==> flow/design.v <==
`timescale 1ns / 1ps
`default_nettype none
module address_register_control (
    input             clk,
    input             n_rst,
    input       [7:0] data,
    input             pcLoad,
    input             pcInc,
    input             arLoad,
    input             arInc,
    input             tlLoad,
    input             thLoad,
    input             sel,
    output reg [15:0] programCounter,
    output reg [15:0] addressRegister
);
    reg   [7:0] tempLow;
    reg   [7:0] tempHigh;
    wire [15:0] addrBus;
    localparam resetVector = 16'h0000;  
    always @(posedge clk or negedge n_rst) begin
        if (!n_rst) begin
            programCounter  <= resetVector;
            addressRegister <= resetVector;
        end else begin
            if (tlLoad) begin
                tempLow <= data;
            end
            if (thLoad) begin
                tempHigh <= data;
            end
            if (pcInc) begin
                programCounter <= programCounter + 1;
            end else if (pcLoad) begin
                programCounter <= addrBus;
            end
            if (arInc) begin
                addressRegister <= addressRegister + 1;
            end else if (arLoad) begin
                addressRegister <= addrBus;
            end
        end
    end
    assign addrBus[7:0]  = (sel) ? programCounter[7:0]  : tempLow;
    assign addrBus[15:8] = (sel) ? programCounter[15:8] : tempHigh;
endmodule
### Tool chain data of address_register_control

The steps from the RTL of address_register_control to its reports follow in flow order.
Lines are those of the file above, counted from 1.
A cell with n/a has no value.

| set-up | value |
|---|---|
| top module | address_register_control |
| clock input | clk |
| standard-cell library | sky130hd |
| library corner | tt_025C_1v80 |

### Word-level counts

Counts by Yosys on the flattened word-level netlist (proc, flatten, opt, wreduce; memories kept). Register bits leave out memories and registers merged into their read ports (data or address). Print and check cells are left out. Cells with the same type and inputs are merged into one.

| bit counts | value |
|---|---|
| flip-flop bits (word level) | 48 |
| input port bits | 17 |
| cells after elaboration | 16 |

| operators by class | value |
|---|---|
| $add $sub $neg | 2 |
| mux-type cells | 6 |
| reduce/logical cells | 4 |

Operators with widths:

| cell | number |
|---|---|
| 16-bit two-way mux | 4 |
| 16-bit by 1-bit adder with 16-bit output with constant B | 2 |
| 8-bit two-way mux | 2 |
| 2-bit AND reduction | 2 |
| 2-bit nonzero test | 2 |

### Longest topological paths

Depth = most cells in a row (Yosys ltp): at word level without a register or memory, in the mapped netlist without a sequential cell, where the memories' decode and read muxes count.

| depth | value |
|---|---|
| depth in word-level cells | 3 |
| ABC_AREA | 0 |
| depth in mapped cells | 6 |
| gate-level depth less buffers | 5 |

### Netlist

The flow's flattened synthesis, as Yosys stat reports it; memories are mapped. The netlist is that of the ABC_AREA named above (0 if unset); the other value can give another one.
The area totals of this step are shown rounded.

Cells by type:

| cell | number | area in all (µm²) |
|---|---|---|
| sky130_fd_sc_hd__dfrtp_1 | 32 | 800.768 |
| sky130_fd_sc_hd__edfxtp_1 | 16 | 480.461 |
| sky130_fd_sc_hd__mux2i_1 | 15 | 150.144 |
| sky130_fd_sc_hd__nor2_1 | 22 | 82.579 |
| sky130_fd_sc_hd__a211oi_1 | 10 | 75.072 |
| sky130_fd_sc_hd__nand2_1 | 19 | 71.318 |
| sky130_fd_sc_hd__a21oi_1 | 14 | 70.067 |
| sky130_fd_sc_hd__a311oi_1 | 8 | 70.067 |
| sky130_fd_sc_hd__o21ai_0 | 12 | 60.058 |
| sky130_fd_sc_hd__and3_1 | 6 | 37.536 |
| sky130_fd_sc_hd__nand4_1 | 6 | 37.536 |
| sky130_fd_sc_hd__nor3_1 | 7 | 35.034 |
| sky130_fd_sc_hd__xnor2_1 | 4 | 35.034 |
| sky130_fd_sc_hd__mux2_2 | 3 | 33.782 |
| sky130_fd_sc_hd__nor2b_1 | 5 | 31.28 |
| sky130_fd_sc_hd__a32o_1 | 3 | 30.029 |
| sky130_fd_sc_hd__nand3_1 | 6 | 30.029 |
| sky130_fd_sc_hd__o211ai_1 | 4 | 30.029 |

Other cell types: 30; their cells: 52.

| synthesis totals | value |
|---|---|
| cell count | 244 |
| synthesis area | 0.002527 mm² |
| flip-flop cells | 48 |
| buffers | 13 |

### Timing after synthesis

OpenSTA on the mapped netlist: ideal clock, no wires. The path of least setup slack (recovery checks aside). Input and output delay are each 20% of the period. Register names are those of the netlist, which keeps one name where synthesis merged equal registers.

| path post-synthesis | value |
|---|---|
| path kind | input -> register |
| from | input port sel |
| to | register programCounter[2] |
| period | 2510 ps |
| input delay | 502 ps |
| launch time at the first pin | 502 ps |
| arrival | 1582 ps |
| setup slack | 806 ps |
| path delay | 1203 ps |
| stages on the path | 5 |
| period reached after synthesis | 1704 ps |

"path delay" is the arrival time less input delay plus setup time.
"stages on the path": output pins that drive a net of the path, with the launching flip-flop's if there is one; two outputs of one cell count as two.
"period reached after synthesis" is the clock period less the worst setup slack; recovery checks do not enter. This is arithmetic on one report: input and output delays are still those of the set period (20% each).
Between the ends stands the longest chain of elaborated cells between them, by number of cells; it is not shown to be the way that was timed. Of several equally long chains one is given.
A line is the first line of the expression or statement that the cell stems from. Yosys adds cells for indexed reads and writes and turns some case tables into memories.
At most two assigning lines are given for a register; there are more.

| between the ends, post-synthesis | value |
|---|---|
| cells stage by stage | sky130_fd_sc_hd__buf_2 sky130_fd_sc_hd__nand2b_1 sky130_fd_sc_hd__or2_2 sky130_fd_sc_hd__buf_2 sky130_fd_sc_hd__o221a_2 |
| cells in the longest elaborated chain | 3 |

Ends and longest elaborated chain, post-synthesis:

| what | line | text |
|---|---|---|
| from (decl) | 13 | `input             sel,` |
| 8-bit two-way mux | 44 | `assign addrBus[7:0]  = (sel) ? programCounter[7:0]  : tempLow;` |
| 16-bit two-way mux | 34 | `end else if (pcLoad) begin` |
| 16-bit two-way mux | 32 | `if (pcInc) begin` |
| to (assign) | 33 | `programCounter <= programCounter + 1;` |
| to (assign) | 35 | `programCounter <= addrBus;` |
| to (decl) | 14 | `output reg [15:0] programCounter,` |

==> results <==
Top module address_register_control; platform sky130hd; tools Yosys and OpenROAD; 2 stored runs in no particular order. Input and output delays are each 20% of the period that was set; the output load is 0.01 pF.
Settings: . = not set for that run.

| run | period_ns | CORE_UTILIZATION | SETUP_SLACK_MARGIN | PLACE_DENSITY_LB_ADDON | HOLD_SLACK_MARGIN | CORE_MARGIN | CELL_PAD_IN_SITES_DETAIL_PLACEMENT | GPL_TIMING_DRIVEN | CTS_CLUSTER_DIAMETER | CAP_MARGIN | SLEW_MARGIN | MIN_ROUTING_LAYER | MAX_ROUTING_LAYER | PLACE_DENSITY | TNS_END_PERCENT | GPL_ROUTABILITY_DRIVEN | CTS_CLUSTER_SIZE |
|---|---|---|---|---|---|---|---|---|---|---|---|---|---|---|---|---|---|
| run 1 | 1.05 | 51 | 0.25 | 0.04 | -0.06 | 9 | 2 | 0 | 144 | 10 | 10 | met2 | met5 | . | . | . | . |
| run 2 | 1.16 | 72 | 0.23 | . | . | 2 | . | . | 383 | 20 | 20 | met1 | met5 | 0.45 | 95 | 1 | 21 |

Run 1: stopped before the end: placement reported DPL-0033
Run 2: stopped before the end: placement reported GPL-0301
